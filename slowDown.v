==> flow/design.v <==
module slowDown (
    clk,
	 rst,
    o,
);   
  input clk,rst;
  output reg o;
	parameter rate=8'd10;
	reg [1:0] s,ns;
	reg [7:0] counter;
  always @(posedge clk or negedge rst) begin
    if (rst == 1'b0) begin
      s <= 2'd0;
    end else begin
      s <= ns;
    end
  end
  always @(posedge clk) begin
  case(s)
	  2'b00:
	  begin
		o <= 1'b1;
		counter <= 8'd0;
		end
	  2'b01:
		counter <= counter + 8'd1;
	  2'b10:
	  begin
		o <= 1'b0;
		counter <= 8'd0;
		end
	  2'b11:
		counter <= counter + 8'd1;
	endcase
  end
  always @(*) begin
  case(s)
	  2'b00:
		ns = 2'b01;
	  2'b01:
	  begin
		if(counter>rate)
			ns=2'b10;
		else
			ns=2'b01;
			end
	  2'b10:
		ns = 2'b11;
	  2'b11:
	  begin
		if(counter>rate)
			ns=2'b00;
		else
			ns=2'b11;
		end
	endcase
  end
endmodule
==> Step by step through the tools: slowDown <==
The steps from the RTL of slowDown to its reports follow in flow order.
Lines are those of the file above, counted from 1.
Operators: Yosys type, input widths -> output width; for muxes data width and select width s.
Cell names lack the library's common part.
{ "setup": {"design": "slowDown", "clk_port": "clk", "lib": "sky130hd", "pvt_corner": "tt_025C_1v80"} }

==> Word-level counts <==
Counts by Yosys on the flattened word-level netlist (proc, flatten, opt, wreduce; memories kept). Register bits leave out memories and registers merged into their read ports (data or address). Print and check cells are left out.
{ "bits": {"reg_bits": 11, "input_bits": 2, "word_cells": 17, "out_inout_bits": 1} }
{ "op_classes": {"eq_ne": 3, "mux": 5, "reduce_logical": 4, "n_addsub": 1, "n_cmp": 1} }
{ "op_table": {"columns": ["op", "count"], "rows": [
  ["$pmux 8 s2", 1],
  ["$add 8x1->8 const B", 1],
  ["$gt 8x4->1 const B", 1],
  ["$pmux 2 s4", 1],
  ["$eq 2x2->1 const B", 2],
  ["$reduce_or 2->1", 2],
  ["$mux 2", 2],
  ["$eq 2x1->1 const B", 1],
  ["$logic_not 2->1", 1],
  ["$reduce_bool 2->1", 1],
  ["$pmux 1 s2", 1]
]} }

==> Logic depth <==
Depth = most cells in a row (Yosys ltp): at word level without a register or memory, in the mapped netlist without a sequential cell, where the memories' decode and read muxes count.
{ "depth": {"depth_word": 3, "ABC_AREA": 0, "ltp_mapped": 5, "depth_no_buf": 5} }

==> Mapped cells and area <==
Source: synth_stat.txt of the flow (Yosys; design flattened, memories mapped). It holds for the ABC_AREA given above (unset counts as 0); a run with the other value may have another netlist.
{ "mapped": {"seq_area_um2": 291.5, "ff_cells": 13, "cells": 50, "buf_cells": 0, "mapped_area_um2": 518.0} }
{ "types": {"columns": ["type", "count", "area_total_um2"], "rows": [
  ["dfxtp_1", 8, 160.154],
  ["dfrtp_1", 3, 75.072],
  ["edfxtp_1", 1, 30.029],
  ["dfstp_2", 1, 26.275],
  ["ha_1", 2, 25.024],
  ["nor2_1", 6, 22.522],
  ["nand3_1", 4, 20.019],
  ["o21ai_0", 4, 20.019],
  ["or3_1", 3, 18.768],
  ["a31o_2", 2, 17.517],
  ["xor2_1", 2, 17.517],
  ["a21boi_0", 2, 15.014],
  ["a21oi_1", 3, 15.014],
  ["nand4_2", 1, 12.512],
  ["inv_1", 3, 11.261],
  ["xnor2_1", 1, 8.758],
  ["nor2b_1", 1, 6.256],
  ["nor4_1", 1, 6.256]
]} }
Other cell types: 2; their cells: 2.

==> Timing after synthesis <==
Source: OpenSTA report_checks on the synthesized netlist (no wires, ideal clock, input and output delay 20% of the period each), path of least setup slack; recovery checks are left aside. Register names are those of the netlist, which keeps one name where synthesis merged equal registers.
{ "synth_timing": {"kind": "flip-flop to flip-flop", "startpoint": "register counter[0]", "endpoint": "register s", "slack_ns": 0.512, "delay_ns": 1.197, "setup_time_ns": 0.120, "tclk_ns": 1.71, "path_buffers": 0, "driving_pins": 6, "t_first_pin_ns": 0.000, "t_required_ns": 1.590, "arrival_time_ns": 1.077, "period_less_setup_slack_ns": 1.198} }
"delay_ns" = arrival - input delay + setup time.
"driving_pins": output pins that drive a net of the path, with the launching flip-flop's if there is one; two outputs of one cell count as two.
"period_less_setup_slack_ns" is the clock period less the worst setup slack; recovery checks do not enter. This is arithmetic on one report: input and output delays are still those of the set period (20% each).
An end named without its bit number is one bit of that signal or, where synthesis recoded a state register, one of its new flip-flops.
Between the ends stands the longest chain of elaborated cells between them, by number of cells; it is not shown to be the way that was timed. Of several equally long chains one is given.
Each line given opens the expression or statement behind the cell; cells for indexed reads and writes are added by Yosys, which also makes memories of some case tables.
A register here has more assigning lines than the two given.
{ "synth_via": {"path_cell_list": "dfxtp_1 > inv_1 > ha_1 > nor2b_1 > o21ai_0 > a31o_2", "elab_chain_len": 3, "cone_cells": 4, "cone_classes": "compare (1); mux (3)"} }
{ "synth_lines": {"columns": ["element", "line_no", "rtl"], "rows": [
  ["start, declared", 10, "reg [7:0] counter;"],
  ["start, assigned", 26, "counter <= counter + 8'd1;"],
  ["start, assigned", 33, "counter <= counter + 8'd1;"],
  ["$gt 8x4->1", 51, "if(counter>rate)"],
  ["$mux 2", 51, null],
  ["$pmux 2 s4", 37, "case(s)"],
  ["end, assigned", 13, "s <= 2'd0;"],
  ["end, assigned", 15, "s <= ns;"],
  ["end, declared", 9, "reg [1:0] s,ns;"]
]} }

==> Worst path after layout <==
Path of least setup slack in the final report of entry A (OpenROAD, finished layout, wires in). Where an end is a register, its clock arrival counts in the times.
{ "layout_timing": {"kind": "flip-flop to output port", "startpoint": "register o", "endpoint": "output port o", "t_first_pin_ns": 0.26, "tclk_ns": 1.51, "slack_ns": 0.08, "path_buffers": 1, "arrival_time_ns": 1.12, "driving_pins": 2, "output_delay_ns": 0.30, "t_required_ns": 1.21} }
{ "layout_via": {"path_cell_list": "edfxtp_1 > clkdlybuf4s50_1", "elab_chain_len": 0, "cone_cells": 0, "cone_lines": 0} }
{ "layout_lines": {"columns": ["element", "line_no", "rtl"], "rows": [
  ["start, declared", 7, "output reg o;"],
  ["start, assigned", 22, "o <= 1'b1;"],
  ["start, assigned", 29, "o <= 1'b0;"],
  ["end, declared", 7, null]
]} }

Add stored flow runs of slowDown

Top module slowDown; platform sky130hd; tools Yosys and OpenROAD; 2 stored runs in no particular order. Input and output delays are each 20% of the period that was set; the output load is 0.01 pF.
By "achieved period" is meant the clock period of the run minus its worst setup slack. This is arithmetic on one report: input and output delays are still those of the set period (20% each).
"critical setup path time" means the part of the period allowed to the worst setup path (the constraints hold back 20% at inputs and 20% at outputs) less its slack; where the path has registers, the arrival times of their clocks count too.
"overall power": no workload was simulated; the value follows from the tool's default switching activity.

==> entry A: settings <==
{ "period_ns": 1.51, "SETUP_SLACK_MARGIN": -0.0, "CAP_MARGIN": 20, "CORE_MARGIN": 2, "CORE_UTILIZATION": 40, "SLEW_MARGIN": 20 }
==> entry A: results <==
chip area in the Yosys report: 518.0 sq um
die outline area: 1598.8 sq um
standard-cell area of the final layout: 581.8 sq um
utilization of the finished layout: 50.3%
worst setup slack after layout: 0.083 ns
total negative slack on setup checks: 0.000 ns
overall power: 559.5 uW
achieved period: 1.427 ns
critical setup path time: 1.12 ns
class of the worst setup path: flip-flop to output port

==> entry B: settings <==
{ "period_ns": 2.3, "CORE_UTILIZATION": 72, "PLACE_DENSITY_LB_ADDON": 0.06, "CORE_ASPECT_RATIO": 0.59, "CORE_MARGIN": 5, "GPL_TIMING_DRIVEN": 0, "CTS_CLUSTER_SIZE": 70, "CTS_CLUSTER_DIAMETER": 289, "SLEW_MARGIN": 30, "MAX_ROUTING_LAYER": "met4", "CAP_MARGIN": 20 }
==> entry B: results <==
unfinished; error PDN-0185 in floorplanning
